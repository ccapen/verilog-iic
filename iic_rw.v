==> flow/design.v <==
module iic_rw #(
	parameter	ADDRWIDTH	= 16,	 
	parameter	NUMWIDTH	= 2		 
) (
	input						I_clk,
	input						I_rstn,
	input	[6:0]				I_device,
	input						I_rw,
	input	[ADDRWIDTH-1:0]		I_addr,
	input	[NUMWIDTH-1:0]		I_num,
	input						I_start,
	output						O_busy,
	input	[7:0]				I_databyte,
	output						O_nextdata,
	output	[7:0]				O_databyte,
	output						O_datavalid,
	output						O_error,
	input						I_next,
	input						I_data,
	output						O_dc,
	output						O_rw,
	output						O_data
);
	localparam ADDRBYTENUM	= ADDRWIDTH/8;
	localparam ADDRNUMWIDTH	= $clog2(ADDRBYTENUM);
	localparam IDLE			= 5'b00001;
	localparam DEVICE		= 5'b00010;
	localparam ADDR			= 5'b00100;
	localparam DEVICE_RD	= 5'b01000;
	localparam DATA			= 5'b10000;
	localparam IDLE_IND			= 5'd0;
	localparam DEVICE_IND		= 5'd1;
	localparam ADDR_IND			= 5'd2;
	localparam DEVICE_RD_IND	= 5'd3;
	localparam DATA_IND			= 5'd4;
	reg [7:0] R_device_rw;
	reg [ADDRWIDTH-1:0] R_addr;
	reg [NUMWIDTH-1:0] R_num;
	reg [ADDRNUMWIDTH-1:0] R_addrnum;
	reg [4:0] R_state;
	reg [3:0] R_cnt;
	wire W_cnt_end;
	wire W_long_end;
	wire W_byte_end;
	wire W_addr_end;
	reg R_dc;
	reg R_rw;
	reg R_next;
	reg [9:0] R_data;
	reg R_nextdata;
	reg R_readdata;
	reg [7:0] R_databyte;
	reg [2:0] R_cnt_read;
	reg R_datavalid;
	reg R_error;
	always@(posedge I_clk or negedge I_rstn)
	if(!I_rstn) R_state <= IDLE;
	else if(R_error) R_state <= IDLE;
	else case(R_state)
		IDLE:if(I_start) R_state <= DEVICE;
				else R_state <= IDLE;
		DEVICE:if(W_long_end) R_state <= ADDR;
				else R_state <= DEVICE;
		ADDR:if(W_addr_end) R_state <= (R_device_rw[0] ? DEVICE_RD : DATA);
				else R_state <= ADDR;
		DEVICE_RD:if(W_long_end) R_state <= DATA;
				else R_state <= DEVICE_RD;
		DATA:if(W_long_end) R_state <=IDLE;
				else R_state <= DATA;
		default:R_state <= IDLE;
	endcase
	always@(posedge I_clk or negedge I_rstn)
	if(!I_rstn) R_cnt <= 4'b0;
	else if(W_cnt_end) R_cnt <= 4'b0;
	else if(I_next && ({R_dc,R_rw,R_data} != 3'b000)) R_cnt <= R_cnt + 1'b1;
	else R_cnt <= R_cnt;
	assign W_cnt_end = R_state[IDLE_IND] || W_long_end || (R_state[ADDR_IND] && W_byte_end)
						|| (R_state[DATA_IND] && W_byte_end && (R_num != {NUMWIDTH{1'b0}}));
	assign W_long_end = (R_cnt == 4'd9) && I_next;
	assign W_byte_end = (R_cnt == 4'd8) && I_next;
	assign W_addr_end = (R_addrnum == {ADDRNUMWIDTH{1'b0}}) && W_byte_end;
	always@(posedge I_clk or negedge I_rstn)
	if(!I_rstn) R_addrnum <= {ADDRNUMWIDTH{1'b0}};
	else if(I_start) R_addrnum <= ADDRBYTENUM - 1'b1;
	else if(R_state[ADDR_IND] && W_byte_end) R_addrnum <= R_addrnum - 1'b1;
	else R_addrnum <= R_addrnum;
	always@(posedge I_clk or negedge I_rstn)
	if(!I_rstn) R_num <= {NUMWIDTH{1'b0}};
	else if(I_start) R_num <= I_num - 1'b1;
	else if(R_state[DATA_IND] && W_byte_end) R_num <= R_num - 1'b1;
	else R_num <= R_num;
	always@(posedge I_clk or negedge I_rstn)
	if(!I_rstn) R_addr <= {ADDRWIDTH{1'b0}};
	else if(I_start) R_addr <= I_addr;
	else if(R_state[ADDR_IND] && W_byte_end) R_addr <= {R_addr[ADDRWIDTH-9:0],8'b0};
	else R_addr <= R_addr;
	always@(posedge I_clk or negedge I_rstn)
	if(!I_rstn) R_device_rw <= 8'b0;
	else if(I_start) R_device_rw <= {I_device,I_rw};
	else R_device_rw <= R_device_rw;
	always@(posedge I_clk or negedge I_rstn)
	if(!I_rstn) R_dc <= 1'b0;
	else case(R_state)
		DEVICE,DEVICE_RD:if(R_cnt == 4'b0) R_dc <= 1'b0;
				else R_dc <= 1'b1;
		ADDR:R_dc <= 1'b1;
		DATA:if(R_cnt == 4'd9) R_dc <= 1'b0;
				else R_dc <= 1'b1;
		default:R_dc <= 1'b0;
	endcase
	always@(posedge I_clk or negedge I_rstn)
	if(!I_rstn) R_rw <= 1'b0;
	else case(R_state)
		DEVICE:if(R_cnt == 4'd9) R_rw <= 1'b1;
				else R_rw <= 1'b0;
		ADDR:if(R_cnt == 4'd8) R_rw <= 1'b1;
				else R_rw <= 1'b0;
		DEVICE_RD:if((R_cnt == 4'd0) || (R_cnt == 4'd9)) R_rw <= 1'b1;
				else R_rw <= 1'b0;
		DATA:if(R_cnt == 4'd9) R_rw <= 1'b1;
				else if(R_cnt == 4'd8) R_rw <= !R_device_rw[0];
				else R_rw <= R_device_rw[0];
		default:R_rw <= 1'b0;
	endcase
	wire W_nack = (R_num == {NUMWIDTH{1'b0}});
	always@(posedge I_clk or negedge I_rstn)
	if(!I_rstn) R_next <= 1'b1;
	else R_next <= I_next;
	always@(posedge I_clk or negedge I_rstn)
	if(!I_rstn) R_data <= 10'b0;
	else if(!R_next) R_data <= R_data;
	else case(R_state)
		DEVICE:if(R_cnt == 4'b0) R_data <= {1'b1,R_device_rw[7:1],2'b01};
				else R_data <= {R_data[8:0],1'b1};
		ADDR:if(R_cnt == 4'b0) R_data <= {R_addr[ADDRWIDTH-1:ADDRWIDTH-8],2'b11};
				else R_data <= {R_data[8:0],1'b1};
		DEVICE_RD:if(R_cnt == 4'b0) R_data <= {1'b1,R_device_rw[7:1],2'b11};
				else R_data <= {R_data[8:0],1'b1};
		DATA:if(R_cnt == 4'b0) R_data <= {I_databyte,W_nack,1'b0};
				else R_data <= {R_data[8:0],1'b1};
		default:R_data <= 10'b0;
	endcase
	always@(posedge I_clk or negedge I_rstn)
	if(!I_rstn) R_nextdata <= 1'b0;
	else if(R_state[DATA_IND] && (R_cnt == 4'b0) && I_next && (!R_device_rw[0])) R_nextdata <= 1'b1;
	else R_nextdata <= 1'b0;
	always@(posedge I_clk or negedge I_rstn)
	if(!I_rstn) R_readdata <= 1'b0;
	else if(I_next) R_readdata <= (R_dc && R_rw);
	else R_readdata <= R_readdata;
	always@(posedge I_clk or negedge I_rstn)
	if(!I_rstn) R_databyte <= 8'b0;
	else if(R_readdata && I_next && (R_cnt != 4'b0)) R_databyte <= {R_databyte[6:0],I_data};
	else R_databyte <= R_databyte;
	always@(posedge I_clk or negedge I_rstn)
	if(!I_rstn) R_cnt_read <= 3'b0;
	else if((!R_state[DATA_IND]) || (!R_device_rw[0])) R_cnt_read <= 3'b0;
	else if(R_readdata && I_next && (R_cnt != 4'b0)) R_cnt_read <= R_cnt_read + 1'b1;
	else R_cnt_read <= R_cnt_read;
	always@(posedge I_clk or negedge I_rstn)
	if(!I_rstn) R_datavalid <= 1'b0;
	else R_datavalid <= (R_cnt_read == 3'd7) && (R_readdata && I_next && (R_cnt != 4'b0));
	always@(posedge I_clk or negedge I_rstn)
	if(!I_rstn) R_error <= 1'b0;
	else if(I_start) R_error <= 1'b0;
	else if(R_readdata && I_next && (R_cnt == 4'b0)) R_error <= I_data;
	else R_error <= R_error;
	assign O_busy = (!R_state[IDLE_IND]);
	assign O_nextdata = R_nextdata;
	assign O_databyte = R_databyte;
	assign O_datavalid = R_datavalid;
	assign O_error = R_error;
	assign O_dc = R_dc;
	assign O_rw = R_rw;
	assign O_data = R_data[9];
endmodule
======== Step by step through the tools: iic_rw ========
Tool output for the design above, in the order of the flow.
Lines are those of the file above, counted from 1.
Operators: Yosys type, input widths -> output width; for muxes data width and select width s.
Cell names lack the library's common part.
Not given: n/a
design
  design top .............................. iic_rw
  clock ................................... I_clk
  standard-cell library ................... sky130hd
  library corner .......................... tt_025C_1v80

======== Word-level counts ========
Counts by Yosys on the flattened word-level netlist (proc, flatten, opt, wreduce; memories kept). Register bits leave out memories and registers merged into their read ports (data or address). Print and check cells are left out. Cells with the same type and inputs are merged into one.
storage and ports
  input bits .............................. 39
  elaborated cells ........................ 99
  output and inout bits ................... 15
  flip-flop bits (word level) ............. 64
cells by class
  add/subtract/negate cells ............... 5
  bitwise logic cells ..................... 1
  muxes and demuxes ....................... 35
  reduce/logical cells .................... 34
  equal/unequal tests ..................... 8
operators by type and width
  kind                 count
  $pmux 10 s4          1
  $mux 10              4
  $mux 16              2
  $pmux 5 s5           1
  $mux 5               5
  $logic_and 1x1->1    15
  $reduce_bool 12->1   1
  $reduce_bool 2->1    6
  $mux 1               12
  $mux 3               3
  $eq 4x4->1 const B   2
  $mux 4               2
  $mux 2               3
  $logic_or 1x1->1     5
  $eq 5x1->1 const B   1
  $eq 5x2->1 const B   1
  $eq 5x3->1 const B   1
  $eq 5x4->1 const B   1
  $eq 5x5->1 const B   1
  $sub 2x1->2 const B  2
  $add 4x1->4 const B  1
  $logic_not 4->1      1
  $reduce_bool 4->1    1
  $pmux 1 s4           1
  $logic_not 1->1      3
  $add 3x1->3 const B  1
  $eq 3x3->1 const B   1
  $pmux 1 s3           1
Not listed: further kinds 4, cells in them 4.

======== Depth ========
Longest topological path by Yosys (ltp), each cell counted once; first at word level (registers and memories cut), then after technology mapping (sequential cells cut; the memories' decode and read muxes count).
depth
  depth in word-level cells ............... 6
  ABC_AREA ................................ 0
  mapped depth ............................ 8
  depth with buffers taken out ............ 7

======== Synthesis result ========
Yosys stat after the flow's synthesis: flattened, memories mapped to cells. It holds for the ABC_AREA given above (unset counts as 0); a run with the other value may have another netlist.
mapped netlist
  chip area (Yosys) ....................... 3288.2 µm²
  sequential area ......................... 1604.0 µm²
  mapped flip-flops ....................... 64
  cells in the netlist .................... 321
cell types
  cell type  count  total area (µm²)
  dfrtp_1    62     1.55E+03
  mux2_2     17     191.434
  mux2i_1    16     160.154
  nand2_1    42     157.651
  o21ai_0    25     125.12
  nor2_1     19     71.318
  a21oi_1    13     65.062
  ha_1       5      62.56
  dfstp_2    2      52.55
  xnor2_1    6      52.55
  nand2b_1   8      50.048
  inv_1      11     41.29
  a22oi_1    5      37.536
  o22ai_1    6      37.536
  a22o_1     4      35.034
  buf_2      7      35.034
  buf_6      3      33.782
  nor4_1     5      31.28
Not listed: further types 37, cells in them 65.

======== Worst setup path after synthesis ========
Path of least setup slack by OpenSTA after synthesis, without wires, with an ideal clock, recovery checks aside; 20% of the period is set as input and as output delay. Where synthesis merged equal registers, the netlist keeps one of their names.
timing post-synthesis
  path type ............................... flip-flop to flip-flop
  start ................................... reg R_cnt[0]
  end ..................................... reg R_databyte[1]
  setup time .............................. 0.125 ns
  path delay .............................. 1.786 ns
  arrival ................................. 1.661 ns
  stages on the path ...................... 7
  setup slack ............................. 0.064 ns
  clock period ............................ 1.85 ns
  synthesis period reached ................ 1.786 ns
"path delay" is the arrival time less input delay plus setup time.
"stages on the path": output pins that drive a net of the path, with the launching flip-flop's if there is one; two outputs of one cell count as two.
"synthesis period reached" is the clock period less the worst setup slack; recovery checks do not enter. This is arithmetic on one report: input and output delays are still those of the set period (20% each).
Between the ends stands the longest chain of elaborated cells between them, by number of cells; it is not shown to be the way that was timed. Of several equally long chains one is given.
Each line given opens the expression or statement behind the cell; cells for indexed reads and writes are added by Yosys, which also makes memories of some case tables.
A register here has more assigning lines than the two given.
on the way, post-synthesis
  path through ............................ dfrtp_1 -> inv_1 -> ha_1 -> nor3b_2 -> nor3_1 -> buf_2 -> mux2_2
  cells in the longest elaborated chain ... 2
RTL lines, path post-synthesis
  element            line  text
  from (decl)        41    reg [3:0] R_cnt;
  from (assign)      75    else if(I_next && ({R_dc,R_rw,R_data} != 3'b000)) R_cnt <= R_cnt + 1'b1;
  from (assign)      76    else R_cnt <= R_cnt;
  $reduce_bool 4->1  153   else if(R_readdata && I_next && (R_cnt != 4'b0)) R_databyte <= {R_databyte[6:0],I_data};
  $logic_and 1x1->1  153
  to (assign)        153
  to (assign)        154   else R_databyte <= R_databyte;
  to (decl)          52    reg [7:0] R_databyte;

======== Timing after layout ========
Path of least setup slack in the final report of flow run A (OpenROAD, finished layout, wires in). Where an end is a register, its clock arrival counts in the times.
timing post-layout
  path type ............................... flip-flop to flip-flop
  start ................................... reg R_cnt[0]
  end ..................................... reg R_rw
  clock period ............................ 1.73 ns
  arrival ................................. 1.91 ns
  setup slack ............................. 0.03 ns
  stages on the path ...................... 9
  setup time .............................. 0.12 ns
Between the ends stands the longest chain of elaborated cells between them, by number of cells; it is not shown to be the way that was timed. Of several equally long chains one is given.
A register here has more assigning lines than the two given.
on the way, post-layout
  path through ............................ dfrtp_1 -> buf_4 -> buf_6 -> buf_6 -> ha_4 -> and3b_2 -> a21o_1 -> a32oi_1 -> o21ai_1
  cells in the longest elaborated chain ... 4
RTL lines, path post-layout
  element        line  text
  from (decl)    41    reg [3:0] R_cnt;
  from (assign)  75    else if(I_next && ({R_dc,R_rw,R_data} != 3'b000)) R_cnt <= R_cnt + 1'b1;
  from (assign)  76    else R_cnt <= R_cnt;
  $eq 4x4->1     121   else if(R_cnt == 4'd8) R_rw <= !R_device_rw[0];
  $mux 1         121
  $mux 1         120   DATA:if(R_cnt == 4'd9) R_rw <= 1'b1;
  $pmux 1 s4     113   else case(R_state)
  to (assign)    121
  to (assign)    122   else R_rw <= R_device_rw[0];
  to (decl)      47    reg R_rw;

Appendix: measured runs

2 stored runs of iic_rw in the flow (synthesis by Yosys, layout by OpenROAD, sky130hd cells), in arbitrary order. Constraints: input delay and output delay 20% of the set period each, output load 0.01 pF.
"achieved clock period (ns)" is the run's clock period less its worst setup slack. It is reckoned from that one timing run; input and output delays stay at 20% of the period that was set.
"worst setup path time (ns)" means the part of the period allowed to the worst setup path (the constraints hold back 20% at inputs and 20% at outputs) less its slack; where the path has registers, the arrival times of their clocks count too.
By "finish__power__total" is meant OpenSTA's value without simulated activity: inputs other than the clock are taken to toggle once in ten clock periods, and the tool carries that through the logic.

Flow files of flow run A
==> flow/run.sh <==
#!/bin/bash
# the make line also repeats the synthesis and layout settings of config.mk as NAME=value (left out here)
make -C /OpenROAD-flow-scripts/flow DESIGN_CONFIG=/design/flow/config.mk WORK_HOME=/design/flow/orfs CLKGATE_MAP_FILE= finish
==> flow/config.mk <==
export PLATFORM = sky130hd
export DESIGN_NAME = iic_rw
export DESIGN_NICKNAME = iic_rw
export VERILOG_FILES = /design/flow/design.v
export SDC_FILE = /design/flow/constraint.sdc
export NUM_CORES = 4
export LEC_CHECK = 0
export CAP_MARGIN = 35
export CORE_ASPECT_RATIO = 1.43
export CORE_MARGIN = 7
export CORE_UTILIZATION = 19
export GPL_ROUTABILITY_DRIVEN = 1
export MAX_ROUTING_LAYER = met4
export SETUP_SLACK_MARGIN = 0.33
export SLEW_MARGIN = 40
==> flow/constraint.sdc <==
create_clock -name core_clock -period 1.73 [get_ports {I_clk}]
set_input_delay 0.3460 -clock core_clock [delete_from_list [all_inputs] [get_ports {I_clk}]]
set_output_delay 0.3460 -clock core_clock [all_outputs]
set_load 0.01 [all_outputs]

report of flow run A
yosys chip area after synthesis (um^2): 3288.2
finish__design__die__area: 21244.8
finish__design__instance__area__stdcell: 5348.9
finish__design__instance__utilization: 0.3151
finish__timing__setup__ws: 0.027
finish__timing__setup__tns: 0.000
finish__timing__hold__ws: 0.470
finish__power__total: 5.534e-03
achieved clock period (ns): 1.703
worst setup path time (ns): 1.70
worst setup path kind: flip-flop to flip-flop

Flow files of flow run B
==> flow/run.sh <==
#!/bin/bash
# the make line also repeats the synthesis and layout settings of config.mk as NAME=value (left out here)
make -C /OpenROAD-flow-scripts/flow DESIGN_CONFIG=/design/flow/config.mk WORK_HOME=/design/flow/orfs CLKGATE_MAP_FILE= finish
==> flow/config.mk <==
export PLATFORM = sky130hd
export DESIGN_NAME = iic_rw
export DESIGN_NICKNAME = iic_rw
export VERILOG_FILES = /design/flow/design.v
export SDC_FILE = /design/flow/constraint.sdc
export NUM_CORES = 4
export LEC_CHECK = 0
export CAP_MARGIN = 20
export CELL_PAD_IN_SITES_GLOBAL_PLACEMENT = 1
export CORE_MARGIN = 8
export CORE_UTILIZATION = 41
export CTS_CLUSTER_SIZE = 32
export GPL_ROUTABILITY_DRIVEN = 1
export MIN_ROUTING_LAYER = met1
export SETUP_SLACK_MARGIN = 0.24
export SLEW_MARGIN = 25
export TNS_END_PERCENT = 15
==> flow/constraint.sdc <==
create_clock -name core_clock -period 2.27 [get_ports {I_clk}]
set_input_delay 0.4540 -clock core_clock [delete_from_list [all_inputs] [get_ports {I_clk}]]
set_output_delay 0.4540 -clock core_clock [all_outputs]
set_load 0.01 [all_outputs]

report of flow run B
yosys chip area after synthesis (um^2): 3288.2
finish__design__die__area: 11141.9
finish__design__instance__area__stdcell: 4161.5
finish__design__instance__utilization: 0.5358
finish__timing__setup__ws: 0.291
finish__timing__setup__tns: 0.000
finish__timing__hold__ws: 0.108
finish__power__total: 3.072e-03
achieved clock period (ns): 1.979
worst setup path time (ns): 1.52
worst setup path kind: flip-flop to output port
