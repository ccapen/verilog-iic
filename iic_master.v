==> flow/design.v <==
module iic_master(
	input			I_clk,
	input			I_rstn,
	input			I_dc,
	input			I_rw,
	input			I_data,
	output			O_data,
	output			O_next,
	output			O_scl,
	input			I_sda,
	output			O_sda
);
	wire [2:0] W_cmd;
	reg R_next;
	reg [1:0] R_cnt;
	wire W_idle;
	reg [3:0] R_scl;
	reg [3:0] R_sda;
	reg R_data;
	assign W_cmd = {I_dc,I_rw,I_data};
	always@(posedge I_clk or negedge I_rstn)
	if(!I_rstn) R_next <= 1'b1;
	else if((R_cnt == 2'b1) || ((R_cnt == 2'b0) && (W_cmd == 3'b000))) R_next <= 1'b1;
	else R_next <= 1'b0;
	always@(posedge I_clk or negedge I_rstn)
	if(!I_rstn) R_cnt <= 2'b0;
	else if(!W_idle) R_cnt <= R_cnt - 1'b1;
	else if(W_cmd > 3'd2) R_cnt <= 2'd3;
	else if(W_cmd != 3'd0) R_cnt <= 2'd2;
	else R_cnt <= 2'd0;
	assign W_idle = (R_cnt == 2'b0);
	always@(posedge I_clk or negedge I_rstn)
	if(!I_rstn) R_scl <= 4'b1111;
	else if(!W_idle) R_scl <= {R_scl[2:0],R_scl[3]};
	else case(W_cmd)
		3'b000:R_scl <= R_scl; 
		3'b001:R_scl <= 4'b1100; 
		default:R_scl <= 4'b0110;
	endcase
	always@(posedge I_clk or negedge I_rstn)
	if(!I_rstn) R_sda <= 4'b1111;
	else if(!W_idle) R_sda <= {R_sda[2:0],R_sda[3]};
	else case(W_cmd)
		3'b000:R_sda <= R_sda; 
		3'b001:R_sda <= 4'b1001; 
		3'b010:R_sda <= 4'b0011; 
		3'b011:R_sda <= 4'b1100; 
		3'b100:R_sda <= 4'b0000; 
		default:R_sda <= 4'b1111;
	endcase
	always@(posedge I_clk or negedge I_rstn)
	if(!I_rstn) R_data <= 1'b0;
	else if(R_cnt == 2'd2) R_data <= I_sda;
	else R_data <= R_data;
	assign O_scl = R_scl[3];
	assign O_sda = R_sda[3];
	assign O_data = R_data;
	assign O_next = R_next;
endmodule
Tool chain data of iic_master
What the tools print for iic_master, step after step.
Lines are those of the file above, counted from 1.
Library cell names are shortened.
{ "setup": {"design": "iic_master", "clock": "I_clk", "library": "sky130hd", "corner": "tt_025C_1v80"} }

Word-level counts
Source: Yosys, flattened and elaborated, memories not mapped. Widths are those after wreduce. Registers that Yosys merges into a memory's read port (data or address) are not register bits. Print and check cells do not count. Equal cells are merged and count once.
{ "word_totals": {"reg_bits": 12, "output_inout_bits": 4, "elab_cells": 27} }
{ "op_classes": {"n_addsub": 1, "compare": 1, "eq_ne": 7, "mux": 8, "reduce_and_logical": 5} }
{ "op_table": {"columns": ["cell", "count"], "rows": [
  ["4-bit case mux with 5-bit select", 1],
  ["4-bit case mux with 2-bit select", 1],
  ["4-bit 2-to-1 mux", 2],
  ["3-bit by 2-bit equality test with 1-bit output with constant B", 2],
  ["2-bit 2-to-1 mux", 3],
  ["3-bit by 1-bit equality test with 1-bit output with constant B", 1],
  ["3-bit by 2-bit greater-than comparator with 1-bit output with constant B", 1],
  ["3-bit equality test with constant B", 1],
  ["3-bit zero test", 1],
  ["3-bit nonzero test", 1],
  ["2-bit by 1-bit subtractor with 2-bit output with constant B", 1],
  ["2-bit by 1-bit equality test with 1-bit output with constant B", 1],
  ["2-bit equality test with constant B", 1],
  ["2-bit != test with constant B", 1],
  ["2-bit zero test", 1],
  ["1-bit logical AND", 1],
  ["1-bit logical OR", 1],
  ["1-bit 2-to-1 mux", 1]
]} }

Logic depth
Yosys ltp: most cells in a row. Word level: on the elaborated netlist, between registers, memories and ports. Mapped: between sequential cells and ports; inverters and the memories' decode and read muxes count.
{ "depth": {"depth_word": 4, "abc_area": 0, "mapped_depth": 4, "ltp_nobuf": 3} }

Netlist
The flow's flattened synthesis, as Yosys stat reports it; memories are mapped. The netlist is that of the ABC_AREA named above (0 if unset); the other value can give another one.
{ "by_type": {"columns": ["type", "count", "type_area_um2"], "rows": [
  ["dfstp_2", 9, 236.477],
  ["dfrtp_1", 3, 75.072],
  ["a221o_1", 4, 40.038],
  ["nor2_1", 9, 33.782],
  ["a2111oi_4", 1, 27.526],
  ["buf_6", 2, 22.522],
  ["nor4_4", 1, 21.27],
  ["a21oi_1", 4, 20.019],
  ["mux2_2", 1, 11.261],
  ["mux2i_1", 1, 10.01],
  ["o211a_1", 1, 10.01],
  ["a22o_1", 1, 8.758],
  ["nor4b_1", 1, 8.758],
  ["or2_4", 1, 8.758],
  ["inv_1", 2, 7.507],
  ["nand2_1", 2, 7.507],
  ["a31oi_1", 1, 6.256],
  ["nand2b_1", 1, 6.256]
]} }
Not listed: further types 6, cells in them 6.
{ "synth_totals": {"cell_count": 51, "synth_area_um2": 595.6, "seqArea_um2": 311.5, "flip_flops": 12, "buf_cells": 3} }

Worst setup path after synthesis
Path of least setup slack by OpenSTA after synthesis, without wires, with an ideal clock, recovery checks aside; 20% of the period is set as input and as output delay. Where synthesis merged equal registers, the netlist keeps one of their names.
{ "synth_path": {"path_type": "reg2reg", "start": "register R_cnt[0]", "end": "register R_scl[1]", "period_ns": 1.69, "launch_ns": 0.000, "arrival_time_ns": 1.166, "required_time_ns": 1.608, "setup_slack_ns": 0.442, "delay_ns": 1.248, "driving_pins": 5, "path_buffers": 1, "synth_period_reached_ns": 1.248} }
"delay_ns" is the arrival time less input delay plus setup time.
"driving_pins" counts driving pins, that of a launching flip-flop among them; a cell with two outputs on the path counts twice.
"synth_period_reached_ns" is the clock period less the worst setup slack; recovery checks do not enter. This is arithmetic on one report: input and output delays are still those of the set period (20% each).
The rows between start and end are the longest chain of elaborated cells between them; the timing report does not say that the signal goes this way. Where chains are equally long, one stands for them.
Each line given opens the expression or statement behind the cell; cells for indexed reads and writes are added by Yosys, which also makes memories of some case tables.
At most two assigning lines are given for a register; there are more.
{ "synth_between": {"path_cell_list": "dfrtp_1 or2_1 buf_6 a2111oi_4 nor2_2", "elab_chain_len": 2, "cells_between": 3} }
{ "synth_rtl": {"columns": ["element", "line_no", "rtl"], "rows": [
  ["from (decl)", 15, "reg [1:0] R_cnt;"],
  ["from (assign)", 26, "if(!I_rstn) R_cnt <= 2'b0;"],
  ["from (assign)", 27, "else if(!W_idle) R_cnt <= R_cnt - 1'b1;"],
  ["2-bit zero test", 31, "assign W_idle = (R_cnt == 2'b0);"],
  ["4-bit 2-to-1 mux", 34, "else if(!W_idle) R_scl <= {R_scl[2:0],R_scl[3]};"],
  ["to (assign)", 34, null],
  ["to (assign)", 36, "3'b000:R_scl <= R_scl;"],
  ["to (decl)", 17, "reg [3:0] R_scl;"]
]} }

Worst path after layout
Path of least setup slack in the final report of run A (OpenROAD, finished layout, wires in). Where an end is a register, its clock arrival counts in the times.
{ "layout_path": {"path_type": "in2reg", "start": "input I_data", "end": "register R_sda[1]", "period_ns": 1.72, "input_delay_ns": 0.34, "launch_ns": 0.34, "arrival_time_ns": 1.69, "required_time_ns": 1.94, "setup_slack_ns": 0.25, "driving_pins": 4, "path_buffers": 1} }
The rows between start and end are the longest chain of elaborated cells between them; the timing report does not say that the signal goes this way. Where chains are equally long, one stands for them.
At most two assigning lines are given for a register; there are more.
{ "layout_between": {"path_cell_list": "clkdlybuf4s50_1 or2_4 nor4_4 a221o_1", "elab_chain_len": 3, "cells_between": 8} }
{ "layout_rtl": {"columns": ["element", "line_no", "rtl"], "rows": [
  ["from (decl)", 6, "input I_data,"],
  ["3-bit equality test", 43, "else case(W_cmd)"],
  ["4-bit case mux with 5-bit select", 43, null],
  ["4-bit 2-to-1 mux", 42, "else if(!W_idle) R_sda <= {R_sda[2:0],R_sda[3]};"],
  ["to (assign)", 42, null],
  ["to (assign)", 44, "3'b000:R_sda <= R_sda;"],
  ["to (decl)", 18, "reg [3:0] R_sda;"]
]} }

Ticket comment

Record of 2 stored runs of the RTL-to-layout flow on iic_master, platform sky130hd. The runs are unordered. Constraints: input delay and output delay 20% of the set period each, output load 0.01 pF.
"clock period reached": clock period set for the run, less the worst setup slack. It is reckoned from that one timing run; input and output delays stay at 20% of the period that was set.
"worst setup path time": the worst setup path's part of the clock period (all of it between registers, 20% less for each end at a port) less its slack. A launch clock that arrives late makes it longer, a capture clock that arrives late makes it shorter.

==> run A: settings <==
{ "period_ns": 1.72, "CORE_UTILIZATION": 39, "SETUP_SLACK_MARGIN": 0.24, "PLACE_DENSITY_LB_ADDON": 0.09, "CELL_PAD_IN_SITES_GLOBAL_PLACEMENT": 0, "CELL_PAD_IN_SITES_DETAIL_PLACEMENT": 2, "TNS_END_PERCENT": 15, "ABC_AREA": 0, "CTS_CLUSTER_SIZE": 46, "CTS_CLUSTER_DIAMETER": 281, "CAP_MARGIN": 10, "SLEW_MARGIN": 10, "MIN_ROUTING_LAYER": "met1", "CORE_MARGIN": 2 }
==> run A: results <==
synthesized cell area: 595.6 sq um
total die area: 1855.9 sq um
std-cell area (final layout): 745.7 sq um
worst setup slack after layout: 0.248 ns
total negative slack on setup checks: 0.000 ns
clock period reached: 1.472 ns
worst setup path time: 1.13 ns
type of the worst setup path: in2reg

==> run B: settings <==
{ "period_ns": 0.773, "CORE_UTILIZATION": 64, "SETUP_SLACK_MARGIN": -0.06, "PLACE_DENSITY_LB_ADDON": 0.19, "CORE_MARGIN": 3, "TNS_END_PERCENT": 15, "CTS_CLUSTER_DIAMETER": 147, "CAP_MARGIN": 35, "SLEW_MARGIN": 10 }
==> run B: results <==
no final report: floorplanning broke off with PDN-0185
